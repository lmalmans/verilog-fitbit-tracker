==> flow/design.v <==
`timescale 1ns / 1ps
module Rotator(
    input clk100Mhz,          
    input rst,  
    input [15:0] step_count,   
    input [15:0] distance,     
    input [3:0] mode,          
    output reg [15:0] display_value, 
    output reg dp              
);
    parameter STATE_STEPS = 2'b00;
    parameter STATE_DIST = 2'b01;
    parameter STATE_MODE = 2'b10;
    reg [27:0] counter;    
    reg [1:0] display_mode;   
    always @(*)
     begin
        case (display_mode)
            STATE_STEPS:
             begin
                display_value = step_count;  
                dp = 0;              
            end
            STATE_DIST:
             begin
                   display_value = distance;
                dp = 1;              
            end
            STATE_MODE: 
            begin
                   display_value = {12'b0, mode};  
                dp = 0;              
            end
            default: 
            begin
                   display_value = 16'b0;
                dp = 0;
            end
        endcase
    end
    always @(posedge clk100Mhz)
     begin
        if (rst)
         begin
            counter <= 0;
            display_mode <= STATE_STEPS;
        end 
        else 
        begin
            if (counter == 200000000 - 1) 
            begin
               counter <= 0;
                case (display_mode)
                    STATE_STEPS: display_mode <= STATE_DIST;
                    STATE_DIST: display_mode <= STATE_MODE;
                    default: display_mode <= STATE_STEPS;
                endcase
            end 
            else
             begin
                counter <= counter + 1;
            end
        end
    end
endmodule
module bin2bcd_fsm(clk100Mhz, rst, start, bin, bcd);
    input clk100Mhz, rst, start;
    input [13:0] bin;
    output reg [15:0] bcd;
    reg [13:0] r_bin;  
    reg [15:0] w_bcd;  
    reg [3:0] counter;
    reg [1:0] state;
    localparam START_case = 0, SHIFT = 1, CHECK_ADD = 2, FINISH = 3;
    always @(posedge clk100Mhz)
    begin
        if(rst)
        begin
            counter <= 0;
            state <= START_case;
            bcd <= 0;
            w_bcd <= 0;
			r_bin<=0;
        end
        else
        begin
            case(state)
                START_case:
                begin
                    counter <= 0;
                    if(start)
                    begin
                        state <= SHIFT;
                        w_bcd <= 0;
                        r_bin <= bin;
                    end
                    else
                        state <= START_case;
                end
                SHIFT:
                begin
                    w_bcd <= w_bcd << 1;
                    w_bcd[0] <= r_bin[13];
                    r_bin <= r_bin << 1;
                    counter <= counter + 1;
                    state <= CHECK_ADD;
                end
                CHECK_ADD:
                begin
                    if(w_bcd[3:0] >= 5)
                        w_bcd[3:0] <= w_bcd[3:0] + 3;
                    if(w_bcd[7:4] >= 5)
                        w_bcd[7:4] <= w_bcd[7:4] + 3;
                    if(w_bcd[11:8] >= 5)
                        w_bcd[11:8] <= w_bcd[11:8] + 3;
                    if(w_bcd[15:12] >= 5)
                        w_bcd[15:12] <= w_bcd[15:12] + 3;
                    if(counter < (13))  
                        state <= SHIFT;
                    else
                        state <= FINISH;
                end
                FINISH:
                begin
                    bcd <= {w_bcd[14:0], r_bin[13]};
                    state <= START_case;
                end
            endcase
        end
    end
endmodule
module debouncer (clk100Mhz, rst, i_sig, o_sig_debounced);
   input clk100Mhz;          
   input rst;      
   input  i_sig;
   output o_sig_debounced;
    reg                isig_rg, isig_sync_rg              ;         
    reg                sig_rg, sig_d_rg, sig_debounced_rg ;         
    reg [3 : 0] counter_rg  ;         
    always @(posedge clk100Mhz)
    begin
       if (rst)
       begin
          sig_rg           <= 0 ;
          sig_d_rg         <= 0 ;
          sig_debounced_rg <= 0 ;
          counter_rg       <=  1;
       end
       else
       begin
          sig_rg   <= isig_sync_rg  ;
          sig_d_rg <= sig_rg        ;
          counter_rg <= (sig_d_rg == sig_rg) ? counter_rg + 1 : 1 ;
          if (counter_rg [3])
          begin
             sig_debounced_rg <= sig_d_rg ;
          end
       end
    end
    always @(posedge clk100Mhz) begin
       if (rst)
       begin
          isig_rg      <= 0 ;
          isig_sync_rg <= 0 ;
       end
       else
       begin
          isig_rg      <= i_sig   ;         
          isig_sync_rg <= isig_rg ;         
       end
    end
    assign o_sig_debounced = sig_debounced_rg ;
endmodule
`timescale 1ns / 1ps
`timescale 1ns / 1ps
module fitbitTracker(
input pulseSignal,
input clk100Mhz,
input rst,
output reg [15:0] step,
output reg [15:0] stepdisplay,
output [15:0] distancedisplay,
output reg OFLOW
    );
    always@(posedge clk100Mhz)
        begin
        if(rst) begin
            stepdisplay  <= 0 ;
            stepdisplay <= 0 ;
            OFLOW <= 0 ;
            step<=0;
        end
        else if (pulseSignal) 
        begin
         step <=  step  + 1;
           if(step < 9999)
           begin
            stepdisplay  <=  step;
             end
             else begin
             stepdisplay <= 9999;
             OFLOW  = 1;
         end
       end
    end
  assign distancedisplay = step >> 11;
    endmodule
`timescale 1ns / 1ps
module pulse_generator(
    input [1:0] MODE,
    input START,
    input rst,
    input STOP,
    input clk100Mhz,
    output reg pulse
);
    reg [27:0] count;
    reg generating_checkpoint;
    always@(posedge clk100Mhz) 
    begin
        if(rst) begin
            generating_checkpoint <= 0;
            count <= 0;
            pulse <= 0;
        end
        else 
        begin
            pulse <= 0;
            if(STOP)
                generating_checkpoint <= 0;
            else if(START)
                generating_checkpoint <= 1;
            if(generating_checkpoint) 
            begin
                count <= count + 1;
                case(MODE)
                    2'b00: begin  
                        if(count >= 3125000) begin
                            count <= 0;
                            pulse <= 1;
                        end
                    end
                    2'b01: begin 
                        if(count >= 1562500) begin
                            count <= 0;
                            pulse <= 1;
                        end
                    end
                    2'b10: 
                    begin 
                        if(count >= 781250) begin
                            count <= 0;
                            pulse <= 1;
                        end
                    end
                    2'b11: 
                    begin  
                        count <= 0;
                        pulse <= 0;
                    end
                endcase
            end
            else 
            begin
                count <= 0;
            end
        end
    end
endmodule
`timescale 1ns / 1ps
module segment_driver(
    input wire clk100Mhz,           
    input wire rst,               
    input wire [15:0] display_value,    
    input wire display_dp,          
    output reg [7:1] cathodes,      
    output reg [3:0] anodes         
);
    always @(*) begin
        case (digit_to_show)
            4'h0: segment_pattern[6:0] = 7'b1000000;   
            4'h1: segment_pattern[6:0] = 7'b1111001;   
            4'h2: segment_pattern[6:0] = 7'b0100100;   
            4'h3: segment_pattern[6:0] = 7'b0110000;   
            4'h4: segment_pattern[6:0] = 7'b0011001;   
            4'h5: segment_pattern[6:0] = 7'b0010010;   
            4'h6: segment_pattern[6:0] = 7'b0000010;   
            4'h7: segment_pattern[6:0] = 7'b1111000;   
            4'h8: segment_pattern[6:0] = 7'b0000000;   
            4'h9: segment_pattern[6:0] = 7'b0010000;   
            default: segment_pattern[6:0] = 7'b1111111;
        endcase
        segment_pattern[7] = decimal_status;   
        cathodes = segment_pattern;   
    end
    reg [7:0] segment_pattern;  
    reg [16:0] refresh_counter;  
    reg [3:0] digit_to_show;   
    reg decimal_status;   
    wire [1:0] digit_select;
    assign digit_select = refresh_counter[15:14];
    always @(posedge clk100Mhz) begin
        if (rst)
            refresh_counter <= 0;
        else
            refresh_counter <= refresh_counter + 1;
    end
    always @(*) begin
        case (digit_select)
            2'b00: begin   
                anodes = 4'b1110;
                digit_to_show = display_value[3:0];
                decimal_status = 1;   
            end
            2'b01: begin   
                anodes = 4'b1101;
                digit_to_show = display_value[7:4];
                decimal_status = !display_dp;   
            end
            2'b10: begin   
                anodes = 4'b1011;
                digit_to_show = display_value[11:8];
                decimal_status = 1;   
            end
            2'b11: begin   
                anodes = 4'b0111;
                digit_to_show = display_value[15:12];
                decimal_status = 1;   
            end
            default: begin
                anodes = 4'b1111;
                digit_to_show = 4'b0000;
                decimal_status = 1;   
            end
        endcase
    end
endmodule
`timescale 1ns / 1ps
module top(
    input clk100Mhz,
    input [1:0] mode,
    input START,
    input STOP,
    input rst,
    output [7:1] cathode,
    output [3:0] anode,
    output overflow
);
wire start_db, stop_db, rst_db;
wire pulse;
wire [15:0] step, stepdisplay, distancedisplay;
wire [15:0] bcd_step, bcd_distance;
wire [15:0] display_value;
wire dp;
debouncer db_start (.clk100Mhz(clk100Mhz), .rst(rst), .i_sig(START), .o_sig_debounced(start_db));
debouncer db_stop  (.clk100Mhz(clk100Mhz), .rst(rst), .i_sig(STOP),  .o_sig_debounced(stop_db));
debouncer db_rst   (.clk100Mhz(clk100Mhz), .rst(rst), .i_sig(rst),   .o_sig_debounced(rst_db));
pulse_generator pg (
    .MODE(mode),
    .START(start_db),
    .rst(rst_db),
    .STOP(stop_db),
    .clk100Mhz(clk100Mhz),
    .pulse(pulse)
);
fitbitTracker tracker (
    .pulseSignal(pulse),
    .clk100Mhz(clk100Mhz),
    .rst(rst_db),
    .step(step),
    .stepdisplay(stepdisplay),
    .distancedisplay(distancedisplay),
    .OFLOW(overflow)
);
bin2bcd_fsm bin2bcd_step (
    .clk100Mhz(clk100Mhz),
    .rst(rst_db),
    .start(1'b1),  
    .bin(stepdisplay[13:0]),
    .bcd(bcd_step)
);
bin2bcd_fsm bin2bcd_dist (
    .clk100Mhz(clk100Mhz),
    .rst(rst_db),
    .start(1'b1),
    .bin(distancedisplay[13:0]),
    .bcd(bcd_distance)
);
Rotator rotator (
    .clk100Mhz(clk100Mhz),
    .rst(rst_db),
    .step_count(bcd_step),
    .distance(bcd_distance),
    .mode({2'b00, mode}),  
    .display_value(display_value),
    .dp(dp)
);
segment_driver seg_driver (
    .clk100Mhz(clk100Mhz),
    .rst(rst_db),
    .display_value(display_value),
    .display_dp(dp),
    .cathodes(cathode),
    .anodes(anode)
);
endmodule
Tool chain data of top
What the tools print for top, step after step.
Line numbers count from 1 in the design file above.
Cell names lack the library's common part.
{"block": "design", "top": "top", "clock": "clk100Mhz", "library": "sky130hd", "corner": "tt_025C_1v80"}

Word level
Yosys after proc, flatten, opt, wreduce and memory -nomap, before mapping. Memory bits, and registers merged into a memory's read port (data or address), are not among the register bits. Print and check cells are not counted. Equal cells are merged and count once.
Yosys's memory passes give these memory sizes; they may raise the number of words (mostly to a power of two), join words into wider ones and drop unused or constant bits.
{"block": "classes", "n_eq": 25, "n_addsub": 16, "n_mux": 40, "logic": 2, "reduce_and_logical": 19, "cmp": 14}
{"block": "op_table", "op": "28-bit case mux with 4-bit select", "n": 1}
{"block": "op_table", "op": "28-bit 2-to-1 mux", "n": 3}
{"block": "op_table", "op": "4-bit case mux with 3-bit select", "n": 6}
{"block": "op_table", "op": "28-bit by 1-bit adder with 28-bit output with constant B", "n": 2}
{"block": "op_table", "op": "14-bit case mux with 2-bit select", "n": 2}
{"block": "op_table", "op": "16-bit case mux with 3-bit select", "n": 1}
{"block": "op_table", "op": "4-bit by 2-bit adder with 4-bit output with constant B", "n": 8}
{"block": "op_table", "op": "4-bit by 3-bit >= comparator with 1-bit output with constant B", "n": 8}
{"block": "op_table", "op": "4-bit case mux with 4-bit select", "n": 2}
{"block": "op_table", "op": "28-bit by 20-bit >= comparator with 1-bit output with constant B", "n": 1}
{"block": "op_table", "op": "28-bit by 21-bit >= comparator with 1-bit output with constant B", "n": 1}
{"block": "op_table", "op": "28-bit by 22-bit >= comparator with 1-bit output with constant B", "n": 1}
{"block": "op_table", "op": "28-bit equality test with constant B", "n": 1}
{"block": "op_table", "op": "4-bit 2-to-1 mux", "n": 6}
{"block": "op_table", "op": "2-bit equality test with constant B", "n": 9}
{"block": "op_table", "op": "3-bit case mux with 3-bit select", "n": 2}
{"block": "op_table", "op": "17-bit by 1-bit adder with 17-bit output with constant B", "n": 1}
{"block": "op_table", "op": "16-bit by 1-bit adder with 16-bit output with constant B", "n": 1}
{"block": "op_table", "op": "16-bit by 14-bit less-than comparator with 1-bit output with constant B", "n": 1}
{"block": "op_table", "op": "2-bit by 1-bit != test with 1-bit output with constant B", "n": 8}
{"block": "op_table", "op": "2-bit AND reduction", "n": 8}
{"block": "op_table", "op": "4-bit by 1-bit adder with 4-bit output with constant B", "n": 4}
{"block": "op_table", "op": "4-bit case mux with 2-bit select", "n": 2}
{"block": "op_table", "op": "2-bit case mux with 4-bit select", "n": 2}
{"block": "op_table", "op": "2-bit by 1-bit equality test with 1-bit output with constant B", "n": 5}
{"block": "op_table", "op": "2-bit zero test", "n": 5}
{"block": "op_table", "op": "1-bit case mux with 3-bit select", "n": 3}
{"block": "op_table", "op": "4-bit less-than comparator with constant B", "n": 2}
Other operator kinds: 9; their cells: 20.
{"block": "bits", "in_bits": 6, "mem_count": 1, "romBits": 112, "out_inout_bits": 12, "elab_cells": 155, "reg_bits": 229}
{"block": "mem_list", "name": "(no name shown)", "words": 16, "word_bits": 7, "read_ports": 1, "wr": 0, "line": 280, "text": "case (digit_to_show)"}

Longest topological paths
Depth = most cells in a row (Yosys ltp): at word level without a register or memory, in the mapped netlist without a sequential cell, where the memories' decode and read muxes count.
{"block": "logic_depth", "word_depth": 3, "ABC_AREA": 0, "depth_mapped": 9, "ltp_nobuf": 8}

Synthesis result
The flow's flattened synthesis, as Yosys stat reports it; memories are mapped. The netlist is that of the ABC_AREA named above (0 if unset); the other value can give another one.
{"block": "synth_totals", "ffs": 233, "mapped_area_um2": 10259.8, "stdcells": 895, "sequential_area_um2": 5995.8, "buf_cells": 30}
{"block": "types", "type": "edfxtp_1", "n": 133, "type_area_um2": 3993.83}
{"block": "types", "type": "dfxtp_1", "n": 100, "type_area_um2": 2001.92}
{"block": "types", "type": "xnor2_1", "n": 59, "type_area_um2": 516.746}
{"block": "types", "type": "ha_1", "n": 33, "type_area_um2": 412.896}
{"block": "types", "type": "xor2_1", "n": 37, "type_area_um2": 324.061}
{"block": "types", "type": "o21ai_0", "n": 53, "type_area_um2": 265.254}
{"block": "types", "type": "nand2_1", "n": 64, "type_area_um2": 240.23}
{"block": "types", "type": "nand3_1", "n": 44, "type_area_um2": 220.211}
{"block": "types", "type": "inv_1", "n": 56, "type_area_um2": 210.202}
{"block": "types", "type": "mux2_2", "n": 18, "type_area_um2": 202.694}
{"block": "types", "type": "nor2_1", "n": 47, "type_area_um2": 176.419}
{"block": "types", "type": "a21oi_1", "n": 30, "type_area_um2": 150.144}
{"block": "types", "type": "and2_1", "n": 20, "type_area_um2": 125.12}
{"block": "types", "type": "nand4_1", "n": 17, "type_area_um2": 106.352}
{"block": "types", "type": "nor2b_1", "n": 16, "type_area_um2": 100.096}
{"block": "types", "type": "and3_1", "n": 14, "type_area_um2": 87.584}
{"block": "types", "type": "nor3_1", "n": 14, "type_area_um2": 70.067}
{"block": "types", "type": "a31oi_1", "n": 11, "type_area_um2": 68.816}
Not listed: further types 50, cells in them 129.
By module: a second synthesis without flattening, with its own total; a netlist apart from the flattened one above.
{"block": "unflattened", "cells_unflattened": 1293, "area_unflattened_um2": 12044.1}
Rows give one instance, submodules left out.
{"block": "by_module", "module": "bin2bcd_fsm", "mod_area_um2": 2598.7, "mod_seq_area_um2": 1081.0, "n_inst": 2, "n_cells": 276}
{"block": "by_module", "module": "Rotator", "mod_area_um2": 1711.6, "mod_seq_area_um2": 620.6, "n_inst": 1, "n_cells": 202}
{"block": "by_module", "module": "pulse_generator", "mod_area_um2": 1619.1, "mod_seq_area_um2": 600.6, "n_inst": 1, "n_cells": 162}
{"block": "by_module", "module": "fitbitTracker", "mod_area_um2": 1577.8, "mod_seq_area_um2": 660.6, "n_inst": 1, "n_cells": 183}
{"block": "by_module", "module": "segment_driver", "mod_area_um2": 996.0, "mod_seq_area_um2": 320.3, "n_inst": 1, "n_cells": 111}
{"block": "by_module", "module": "debouncer", "mod_area_um2": 311.5, "mod_seq_area_um2": 180.2, "n_inst": 3, "n_cells": 27}
{"block": "by_module", "module": "top", "mod_area_um2": 7.5, "mod_seq_area_um2": 0.0, "n_inst": 1, "n_cells": 2}

Worst setup path after synthesis
OpenSTA on the mapped netlist: ideal clock, no wires. The path of least setup slack (recovery checks aside). Input and output delay are each 20% of the period. Register names are those of the netlist, which keeps one name where synthesis merged equal registers.
{"block": "synth_path", "kind": "input to output", "from": "in mode[1]", "to": "out cathode[2]", "delay_ns": 1.472, "period_ns": 3.55, "launch_ns": 0.710, "required_ns": 2.840, "n_path_buf": 0, "out_delay_ns": 0.710, "t_arrival_ns": 2.182, "stages": 8, "in_delay_ns": 0.710, "slack_ns": 0.658, "synth_period_reached_ns": 2.892}
"delay_ns" is the arrival time less input delay plus setup time.
At an output port there is no setup time.
"stages": output pins that drive a net of the path, with the launching flip-flop's if there is one; two outputs of one cell count as two.
"synth_period_reached_ns" = period - worst setup slack (recovery checks aside). The figure is calculated, with input and output delays left at 20% of the set period.
The rows between start and end are the longest chain of elaborated cells between them; the timing report does not say that the signal goes this way. Where chains are equally long, one stands for them.
Each line given opens the expression or statement behind the cell; cells for indexed reads and writes are added by Yosys, which also makes memories of some case tables.
A memory read counts as a cell of the chain, while the word-level depth stops at memories.
{"block": "synth_between", "path_cell_list": "a22o_1 a211o_1 o21ai_0 inv_1 ha_1 inv_1 nor2_1 o21ai_0", "elab_chain_cells": 3, "cone_cells": 3, "cone_lines": 3, "classes_between": "2 x mux; 1 x memory"}
{"block": "synth_rtl", "element": "from (decl)", "line": 341, "text": "input [1:0] mode,"}
{"block": "synth_rtl", "element": "16-bit case mux with 3-bit select", "line": 18, "text": "case (display_mode)"}
{"block": "synth_rtl", "element": "4-bit case mux with 4-bit select", "line": 309, "text": "case (digit_select)"}
{"block": "synth_rtl", "element": "memory 16 x 7 bit", "line": 280, "text": "case (digit_to_show)"}
{"block": "synth_rtl", "element": "to (decl)", "line": 345, "text": "output [7:1] cathode,"}

Path in the finished layout
Path of least setup slack in the final report of stored run 1 (OpenROAD, finished layout, wires in). Where an end is a register, its clock arrival counts in the times.
{"block": "layout_path", "kind": "register to output", "from": "reg (no name shown)", "to": "out cathode[6]", "launch_ns": 0.55, "t_arrival_ns": 2.66, "out_delay_ns": 0.84, "stages": 10, "required_ns": 3.38, "period_ns": 4.22, "slack_ns": 0.71, "n_path_buf": 4}
{"block": "layout_between", "path_cell_list": "edfxtp_1 buf_12 a22o_1 mux4_2 o211ai_1 buf_4 buf_6 o21a_1 a21oi_2 buf_2"}
{"block": "layout_rtl", "element": "to (decl)", "line": 345, "text": "output [7:1] cathode,"}
No chain of elaborated cells between the ends is given.

Memo
Re: implementation data of top

Stored flow runs of top (2 of them; Yosys, OpenROAD, sky130hd). They differ in their settings and are not a sequence. Constraints: input delay and output delay 20% of the set period each, output load 0.01 pF.
"period_less_ws_ns" is the run's clock period less its worst setup slack. It is reckoned from that one timing run; input and output delays stay at 20% of the period that was set.
"power_total_w": no workload was simulated; the value follows from the tool's default switching activity.

Stored run 1
==> flow/run.sh <==
#!/bin/bash
# the make line also repeats the synthesis and layout settings of config.mk as NAME=value (left out here)
make -C /OpenROAD-flow-scripts/flow DESIGN_CONFIG=/design/flow/config.mk WORK_HOME=/design/flow/orfs CLKGATE_MAP_FILE= finish
==> flow/config.mk <==
export PLATFORM = sky130hd
export DESIGN_NAME = top
export DESIGN_NICKNAME = top
export VERILOG_FILES = /design/flow/design.v
export SDC_FILE = /design/flow/constraint.sdc
export NUM_CORES = 4
export LEC_CHECK = 0
export CAP_MARGIN = 10
export CELL_PAD_IN_SITES_GLOBAL_PLACEMENT = 0
export CORE_MARGIN = 2
export CORE_UTILIZATION = 16
export GPL_ROUTABILITY_DRIVEN = 1
export MAX_ROUTING_LAYER = met5
export PLACE_DENSITY_LB_ADDON = 0.19
export SETUP_SLACK_MARGIN = 0.94
export SLEW_MARGIN = 20
==> flow/constraint.sdc <==
create_clock -name core_clock -period 4.22 [get_ports {clk100Mhz}]
set_input_delay 0.8440 -clock core_clock [delete_from_list [all_inputs] [get_ports {clk100Mhz}]]
set_output_delay 0.8440 -clock core_clock [all_outputs]
set_load 0.01 [all_outputs]

==> results of stored run 1, as JSON <==
{
  "power_total_w": 0.005091,
  "cell_area_final_um2": 12683.4,
  "synthesis_area_um2": 10259.8,
  "total_negative_slack_ns": 0.000,
  "period_less_ws_ns": 3.508,
  "setup_ws_ns": 0.712,
  "util_pct": 20.1,
  "holdWs_ns": 0.403,
  "die_footprint_um2": 66164.7
}

Stored run 2
==> flow/run.sh <==
#!/bin/bash
# the make line also repeats the synthesis and layout settings of config.mk as NAME=value (left out here)
make -C /OpenROAD-flow-scripts/flow DESIGN_CONFIG=/design/flow/config.mk WORK_HOME=/design/flow/orfs CLKGATE_MAP_FILE= finish
==> flow/config.mk <==
export PLATFORM = sky130hd
export DESIGN_NAME = top
export DESIGN_NICKNAME = top
export VERILOG_FILES = /design/flow/design.v
export SDC_FILE = /design/flow/constraint.sdc
export NUM_CORES = 4
export LEC_CHECK = 0
export ABC_AREA = 0
export CAP_MARGIN = 25
export CORE_ASPECT_RATIO = 1.77
export CORE_MARGIN = 2
export CORE_UTILIZATION = 51
export CTS_CLUSTER_SIZE = 26
export PLACE_DENSITY_LB_ADDON = 0.14
export SETUP_SLACK_MARGIN = 0.3
export SLEW_MARGIN = 25
==> flow/constraint.sdc <==
create_clock -name core_clock -period 5.35 [get_ports {clk100Mhz}]
set_input_delay 1.0700 -clock core_clock [delete_from_list [all_inputs] [get_ports {clk100Mhz}]]
set_output_delay 1.0700 -clock core_clock [all_outputs]
set_load 0.01 [all_outputs]

==> results of stored run 2, as JSON <==
{
  "power_total_w": 0.003512,
  "cell_area_final_um2": 11284.6,
  "synthesis_area_um2": 10259.8,
  "total_negative_slack_ns": 0.000,
  "period_less_ws_ns": 4.670,
  "setup_ws_ns": 0.680,
  "util_pct": 56.6,
  "holdWs_ns": 0.401,
  "die_footprint_um2": 21314.5
}
